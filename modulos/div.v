==> flow/design.v <==
module div(clk, div, div_end, div_zero, a, b, high, low, reset);
    input wire clk;
    input wire div;
    input wire reset;
    input wire [31:0] a;
    input wire [31:0] b;
    output reg [31:0] high;
    output reg [31:0] low;
    output reg div_end;
    output reg div_zero;
    integer cont = -1;
    reg flag;
    reg flagdiv;
    reg [31:0] auxa;
    reg [31:0] auxb;
    reg [31:0] remainder;
    reg [63:0] divisor;
    reg [63:0] dividend;
    reg [63:0] diff;
    reg [31:0] quotient;
    always @(posedge clk) begin
		div_zero = 1'b0;
        if(reset == 1'b1) begin
            flag = 1'b0;
            flagdiv = 1'b0;
            auxa = 32'b0;
            auxb = 32'b0;
            remainder = 32'b0;
            divisor = 32'b0;
            dividend = 32'b0;
            diff = 32'b0;
            quotient = 32'b0;
            high = 32'b0;
            low = 32'b0;
            div_end = 1'b0;
            div_zero = 1'b0;
        end
		if (div == 1'b1) begin    
            if ((a[31] && b[31]) || (~a[31] && ~b[31]))
                flag = 1'b0;
            else
                flag = 1'b1;
            if (!a[31])
                flagdiv = 1'b0;
            else
                flagdiv = 1'b1;
            if (a[31]) 
                auxa = (~a + 1'b1);
            else 
                auxa = a;
            if (b[31])
                auxb = (~b + 1'b1);
            else
                auxb = b;
			div_end = 1'b0;
            quotient = 32'b0;
            dividend = {32'b0, auxa};
            divisor = {1'b0, auxb, 31'b0};
            if (b == 32'b0)
				div_zero = 1'b1;
			else
				cont = 32;
        end
        else begin
            diff = dividend - divisor;
            quotient = quotient << 1;
            if (!diff[63]) begin
                dividend = diff;
                quotient[0] = 1'b1;
            end
            divisor = divisor >> 1;
            cont = cont - 1;
            if (cont == 0) begin
                if (flag)
                    low = (~quotient + 1'b1);
                else
                    low = quotient;
                if (flagdiv)
                    high = (~dividend[31:0] + 1'b1);
                else
                    high = dividend[31:0];
                div_end = 1'b1;
                remainder = 31'b0;
                divisor = 64'b0;
                dividend = 64'b0;
                quotient = 32'b0;
                diff = 64'b0;
                flag = 1'b0;
                cont = -1;
            end
        end
    end
endmodule
# Reports on div
# The steps from the RTL of div to its reports follow in flow order.
# Lines are those of the file above, counted from 1.
# Operators carry their Yosys type and port widths (W data, S select, Z words).
# Cell names lack the library's common part.
# The mark n/a stands for no value.
# setup
top	div
clk_port	clk
lib	sky130hd
pvt_corner	tt_025C_1v80

# Word-level counts
# Yosys after proc, flatten, opt, wreduce and memory -nomap, before mapping. Memory bits, and registers merged into a memory's read port (data or address), are not among the register bits. Print and check cells are not counted. Equal cells are merged and count once.
# bits
reg_bits	259
input_bits	67
output_inout_bits	66
# op_classes
add_sub_neg	6
equal	1
mux	34
bitwise	6
reduce_and_logical	7
# ops
cell	count
$mux W32	14
$mux W64	5
$add A32 B1 Y32 const B	4
$not A32 Y32	4
$mux W63	2
$logic_not A32 Y1	2
$sub A64 B64 Y64	1
$sub A32 B2 Y32 const B	1
$mux W31	1
$mux W1	12
$logic_and A1 B1 Y1	2
$not A1 Y1	2
$ne A2 B2 Y1 const B	1
$reduce_bool A2 Y1	1
$reduce_or A2 Y1	1
$logic_or A1 B1 Y1	1

# Logic depth
# Yosys ltp: most cells in a row. Word level: on the elaborated netlist, between registers, memories and ports. Mapped: between sequential cells and ports; inverters and the memories' decode and read muxes count.
# logic_depth
ltp_word	9
ABC_AREA	0
ltp_mapped	35
depth_no_buf	24

# Synthesis result
# Yosys stat after the flow's synthesis: flattened, memories mapped to cells. It holds for the ABC_AREA given above (unset counts as 0); a run with the other value may have another netlist.
# Totals and module areas in this step are rounded.
# by_type
type	count	area_total_um2
dfxtp_1	226	4.52E+03
nand2_1	322	1.21E+03
xnor2_1	121	1.06E+03
edfxtp_1	32	960.922
a21oi_1	171	855.821
ha_1	66	825.792
o21ai_0	149	745.715
nor2_1	195	731.952
xor2_1	62	543.021
o31ai_1	70	525.504
a21o_1	58	435.418
nor2b_1	68	425.408
clkbuf_1	109	409.142
and3_1	56	350.336
nor3_1	58	290.278
a211oi_1	32	240.23
mux2i_1	19	190.182
nand3_1	35	175.168
# Not listed: further types 70, cells in them 401.
# mapped
stdcells	2250
area_um2	17000
seqArea_um2	5500
ffs	258

# Path before layout
# OpenSTA on the mapped netlist: ideal clock, no wires. The path of least setup slack (recovery checks aside). Input and output delay are each 20% of the period. Register names are those of the netlist, which keeps one name where synthesis merged equal registers.
# synth_timing
path_kind	in2reg
from	input port reset
to	register low[30]
tclk_ns	14.2
setup_ns	0.086
launch_ns	2.840
t_arrival_ns	9.969
required_ns	14.114
setup_slack_ns	4.146
delay_ns	7.215
driving_pins	35
path_buffers	14
period_less_setup_slack_ns	10.054
# "delay_ns" is the arrival time less input delay plus setup time.
# "driving_pins": output pins that drive a net of the path, with the launching flip-flop's if there is one; two outputs of one cell count as two.
# "period_less_setup_slack_ns" is the clock period less the worst setup slack; recovery checks do not enter. This is arithmetic on one report: input and output delays are still those of the set period (20% each).
# The rows between start and end are the longest chain of elaborated cells between them; the timing report does not say that the signal goes this way. Where chains are equally long, one stands for them.
# Each line given opens the expression or statement behind the cell; cells for indexed reads and writes are added by Yosys, which also makes memories of some case tables.
# A register here has more assigning lines than the two given.
# synth_via
path_cell_list	buf_2 > buf_2 > clkbuf_1 > clkbuf_1 > clkbuf_1 > clkbuf_1 > clkbuf_1 > clkbuf_1 > clkbuf_1 > nor2b_1 > ha_1 > nand2b_1 > o22ai_1 > o21a_1 > o21a_4 > o41ai_4 > a31oi_2 > or3_4 > and2_4 > buf_6 > inv_2 > buf_4 > buf_2 > buf_2 > buf_2 > ha_1 > o21ai_0 > or2_2 > o21bai_1 > a21oi_1 > o21ai_0 > o21bai_1 > o41ai_1 > xor2_1 > a211oi_1
elab_chain_cells	9
cone_cells	13
lines_between	7
cone_classes	add/sub: 2; mux: 10; logic: 1
# synth_rtl
item	line	text
start: declaration	4	input wire reset;
$mux W64	23	if(reset == 1'b1) begin
$sub A64 B64 Y64	65	diff = dividend - divisor;
$mux W1	67	if (!diff[63]) begin
$mux W1	38	if (div == 1'b1) begin
$not A32 Y32	75	low = (~quotient + 1'b1);
$add A32 B1 Y32	75
$mux W32	74	if (flag)
$mux W32	73	if (cont == 0) begin
$mux W32	38
end: assignment	75
end: assignment	77	low = quotient;
end: declaration	8	output reg [31:0] low;

# Path in the finished layout
# Path of least setup slack in the final report of entry A (OpenROAD, finished layout, wires in). Where an end is a register, its clock arrival counts in the times.
# layout_timing
path_kind	in2reg
from	input port reset
to	register high[30]
tclk_ns	5.74
setup_ns	0.11
launch_ns	1.15
t_arrival_ns	6.19
required_ns	6.25
setup_slack_ns	0.06
driving_pins	24
path_buffers	3
# The rows between start and end are the longest chain of elaborated cells between them; the timing report does not say that the signal goes this way. Where chains are equally long, one stands for them.
# A register here has more assigning lines than the two given.
# layout_via
path_cell_list	buf_6 > buf_4 > nor2b_1 > ha_1 > buf_4 > nand2_1 > o21bai_1 > a2111oi_0 > o221a_2 > o41ai_4 > a31oi_4 > or3_4 > and2_4 > inv_4 > and3_1 > a21oi_4 > ha_4 > o21ai_1 > or4_4 > nor4b_2 > o22ai_1 > o31ai_1 > xor2_1 > o21ai_1
elab_chain_cells	9
cone_cells	12
lines_between	7
cone_classes	add/sub: 2; mux: 9; logic: 1
# layout_rtl
item	line	text
start: declaration	4	input wire reset;
$mux W64	23	if(reset == 1'b1) begin
$sub A64 B64 Y64	65	diff = dividend - divisor;
$mux W64	67	if (!diff[63]) begin
$mux W64	38	if (div == 1'b1) begin
$not A32 Y32	79	high = (~dividend[31:0] + 1'b1);
$add A32 B1 Y32	79
$mux W32	78	if (flagdiv)
$mux W32	73	if (cont == 0) begin
$mux W32	38
end: assignment	79
end: assignment	81	high = dividend[31:0];
end: declaration	7	output reg [31:0] high;

# Measured results for div: 2 stored runs of the Yosys and OpenROAD flow on sky130hd. The settings differ; the order carries no meaning. The constraints put input and output delay at 20% of the set period each and load the outputs with 0.01 pF.
# "period_less_ws_ns" means the clock period less the worst setup slack. The figure is calculated, with input and output delays left at 20% of the set period.
# "timing.worst_path_ns": the worst setup path's part of the clock period (all of it between registers, 20% less for each end at a port) less its slack. A launch clock that arrives late makes it longer, a capture clock that arrives late makes it shorter.
# "fin_power_uw": no workload was simulated; the value follows from the tool's default switching activity.
# Values from the reports are rounded here.
# A setting shown as . is not set for that run.
stored run	period_ns	CORE_UTILIZATION	SETUP_SLACK_MARGIN	PLACE_DENSITY_LB_ADDON	HOLD_SLACK_MARGIN	CORE_ASPECT_RATIO	CORE_MARGIN	CELL_PAD_IN_SITES_GLOBAL_PLACEMENT	CELL_PAD_IN_SITES_DETAIL_PLACEMENT	TNS_END_PERCENT	GPL_TIMING_DRIVEN	CTS_CLUSTER_DIAMETER	CAP_MARGIN	SLEW_MARGIN	util_pct	ws_setup_ns	period_less_ws_ns	timing.hold.ws_ns	fin_power_uw	finish.stdcell_area_um2	design_die_area_um2	timing.worst_path_ns	worst_setup_path_type	total_negative_slack_ns	ys_area_um2
entry A	5.74	17	-0.23	0.19	0.12	0.52	7	0	2	15	1	304	35	25	24	0.057	5.683	0.45	6600	24000	110000	4.54	in2reg	0.000	17000
entry B	14.7	40	.	.	.	.	2	.	.	.	.	.	20	20	47	4.1	10.615	0.44	2300	20000	45000	7.67	in2reg	0.000	17000
